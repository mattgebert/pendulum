==> flow/design.v <==
module pwm(clk, synch_reset, CE, OE, data_in, out, dir);
parameter PWM_IN_SIZE = 10;
input clk, synch_reset;  
input CE;   
input OE;  
input signed [PWM_IN_SIZE-1:0] data_in;   
output reg out; 	 
output reg dir; 	 
reg [PWM_IN_SIZE-2:0] count;   
wire [PWM_IN_SIZE-1:0] cmp_magn_temp = (data_in[PWM_IN_SIZE-1]? 1'b0-data_in : data_in);
reg  [PWM_IN_SIZE-1:0] cmp_magn;
localparam [PWM_IN_SIZE-2:0] ff = {(PWM_IN_SIZE-1){1'b1}};  
reg dir1;
always @(posedge clk)
	if (synch_reset)
		begin
			count <= 0;
			cmp_magn <= cmp_magn_temp;
			dir1 <= data_in[PWM_IN_SIZE-1];
		end
	else if (CE) begin
		if (count == ff)  
			begin
				dir1 <= data_in[PWM_IN_SIZE-1];
				cmp_magn <= cmp_magn_temp;
			end
		count <= count + 1'b1;
		dir <= dir1;  
		if (count < cmp_magn)
			out <= OE;
		else out <= 0;
	end
endmodule
; Reports on pwm
; What the tools print for pwm, step after step.
; Lines are those of the file above, counted from 1.
; Operators carry their Yosys type and port widths (W data, S select, Z words).
; Library cell names are shortened.
; A cell with - has no value.
[setup]
top_module = pwm
clock_port = clk
lib = sky130hd
corner = tt_025C_1v80

; Elaborated design
; Yosys after proc, flatten, opt, wreduce and memory -nomap, before mapping. Memory bits, and registers merged into a memory's read port (data or address), are not among the register bits. Print and check cells are not counted. Equal cells are merged and count once.
[op_classes]
logic = 1
n_eq = 1
compare = 1
muxes = 7
addsub = 2
n_reduce_logical = 4
[op_table]
columns = operator, n
row1 = $mux W10, 4
row2 = $sub A1 B10 Y10 const A, 1
row3 = $lt A9 B10 Y1, 1
row4 = $add A9 B1 Y9 const B, 1
row5 = $eq A9 B9 Y1 const B, 1
row6 = $reduce_and A2 Y1, 2
row7 = $reduce_bool A2 Y1, 2
row8 = $mux W1, 3
row9 = $not A1 Y1, 1
[bits]
regBits = 22

; Longest topological paths
; Longest topological path by Yosys (ltp), each cell counted once; first at word level (registers and memories cut), then after technology mapping (sequential cells cut; the memories' decode and read muxes count).
[depth]
word_depth = 5
abc_area = 0
mapped_depth = 6
mapped_depth_nobuf = 6

; Mapped cells and area
; Yosys stat after the flow's synthesis: flattened, memories mapped to cells. It holds for the ABC_AREA given above (unset counts as 0); a run with the other value may have another netlist.
[synth_totals]
mapped_cells = 110
seq_area_um2 = 570.5
synth_area_um2 = 1181.1
ff_cells = 22
buffers = 3
[types]
columns = cell, n
row1 = edfxtp_1, 13
row2 = dfxtp_1, 9
row3 = ha_1, 11
row4 = xnor2_1, 8
row5 = inv_1, 10
row6 = xor2_1, 4
row7 = nor2_1, 8
row8 = a21oi_1, 5
row9 = nand2b_1, 4
row10 = o21ai_0, 5
row11 = nand2_1, 6
row12 = o31ai_4, 1
row13 = mux2i_1, 2
row14 = nand4_1, 3
row15 = or3_1, 3
row16 = a21o_1, 2
row17 = or4_4, 1
row18 = and4b_1, 1
; Other cell types: 12; their cells: 14.

; Path before layout
; OpenSTA on the mapped netlist: ideal clock, no wires. The path of least setup slack (recovery checks aside). Input and output delay are each 20% of the period. Register names are those of the netlist, which keeps one name where synthesis merged equal registers.
[synth_path]
path_type = flip-flop to flip-flop
start = register count[0]
end = register cmp_magn[0]
setup_slack_ns = 0.515
path_delay_ns = 1.505
arrival_time_ns = 1.164
clock_period_ns = 2.02
driving_pins = 6
synth_period_reached_ns = 1.505
; "path_delay_ns" = arrival - input delay + setup time.
; "driving_pins": output pins that drive a net of the path, with the launching flip-flop's if there is one; two outputs of one cell count as two.
; "synth_period_reached_ns" = period - worst setup slack (recovery checks aside). The figure is calculated, with input and output delays left at 20% of the set period.
; Between the ends stands the longest chain of elaborated cells between them, by number of cells; it is not shown to be the way that was timed. Of several equally long chains one is given.
; A line is the first line of the expression or statement that the cell stems from. Yosys adds cells for indexed reads and writes and turns some case tables into memories.
; The path ends at the enable pin of a flip-flop; only ways to that pin are counted.
[synth_between]
cell_sequence = dfxtp_1 -> ha_1 -> nand3_1 -> nor2_1 -> ha_1 -> a21o_1
elab_chain_len = 3
cone_cells = 3
lines_between = 1
classes_between = eq/ne (1); reduce/logical (2)
[synth_lines]
columns = item, line
row1 = "start, declared", 9  ; reg [PWM_IN_SIZE-2:0] count;
row2 = "start, assigned", 17  ; count <= 0;
row3 = "start, assigned", 27  ; count <= count + 1'b1;
row4 = $eq A9 B9 Y1, 22  ; if (count == ff)
row5 = $reduce_bool A2 Y1, -
row6 = $reduce_and A2 Y1, -
row7 = "end, assigned", 18  ; cmp_magn <= cmp_magn_temp;
row8 = "end, assigned", 25  ; cmp_magn <= cmp_magn_temp;
row9 = "end, declared", 11  ; reg  [PWM_IN_SIZE-1:0] cmp_magn;

; Path in the finished layout
; From the final timing report of record 1: the path of least setup slack in the routed layout; clock arrival at registers is part of the times.
[layout_path]
path_type = input port to flip-flop
start = input CE
end = register count[5]
setup_slack_ns = 1.07
arrival_time_ns = 2.10
driving_pins = 4
clock_period_ns = 2.93
input_delay_ns = 0.59
[layout_between]
cell_sequence = clkdlybuf4s50_1 -> nand4_1 -> or3_1 -> a21oi_1
[layout_lines]
columns = item, line
row1 = "start, declared", 4  ; input CE;
row2 = "end, assigned", 17  ; count <= 0;
row3 = "end, assigned", 27  ; count <= count + 1'b1;
row4 = "end, declared", 9  ; reg [PWM_IN_SIZE-2:0] count;
; No chain of elaborated cells between the ends is given.

; Stored flow runs of pwm (2 of them; Yosys, OpenROAD, sky130hd). They differ in their settings and are not a sequence. Constraints: input delay and output delay 20% of the set period each, output load 0.01 pF.
; "achieved_clock_period_ns" means the clock period less the worst setup slack. The figure is calculated, with input and output delays left at 20% of the set period.
; "worst_path_ns" = time allowed to the worst setup path (clock period - input delay - output delay, where it has them) - its slack; a late launch clock adds to it, a late capture clock takes from it.
; "total_power_mw" is the tool's figure for a default switching activity; nothing was simulated.

[record 1: settings]
period_ns = 2.93
CORE_UTILIZATION = 34
PLACE_DENSITY_LB_ADDON = 0.12
CORE_MARGIN = 4
CELL_PAD_IN_SITES_DETAIL_PLACEMENT = 1
GPL_ROUTABILITY_DRIVEN = 1
CTS_CLUSTER_SIZE = 45
MIN_ROUTING_LAYER = met2
CAP_MARGIN = 20
SLEW_MARGIN = 20
[record 1: results]
ys_area_um2 = 1181.1
timing.hold.ws_ns = 0.478
achieved_clock_period_ns = 1.864
worst_setup_slack_ns = 1.066
tns_ns = 0.000
total_power_mw = 0.6727
design_die_area_um2 = 4481.0
post_route_stdcell_area_um2 = 1428.9
worst_path_ns = 1.28
path_kind = input port to flip-flop
util_frac = 0.428

[record 2: settings]
period_ns = 1.68
CORE_UTILIZATION = 19
SETUP_SLACK_MARGIN = -0.09
CORE_ASPECT_RATIO = 0.83
CELL_PAD_IN_SITES_DETAIL_PLACEMENT = 0
GPL_TIMING_DRIVEN = 1
GPL_ROUTABILITY_DRIVEN = 0
CTS_CLUSTER_DIAMETER = 225
CAP_MARGIN = 0
SLEW_MARGIN = 40
MIN_ROUTING_LAYER = met2
CORE_MARGIN = 2
[record 2: results]
ys_area_um2 = 1181.1
timing.hold.ws_ns = 0.431
achieved_clock_period_ns = 1.576
worst_setup_slack_ns = 0.104
tns_ns = 0.000
total_power_mw = 1.282
design_die_area_um2 = 6866.0
post_route_stdcell_area_um2 = 1627.8
worst_path_ns = 1.24
path_kind = input port to flip-flop
util_frac = 0.268
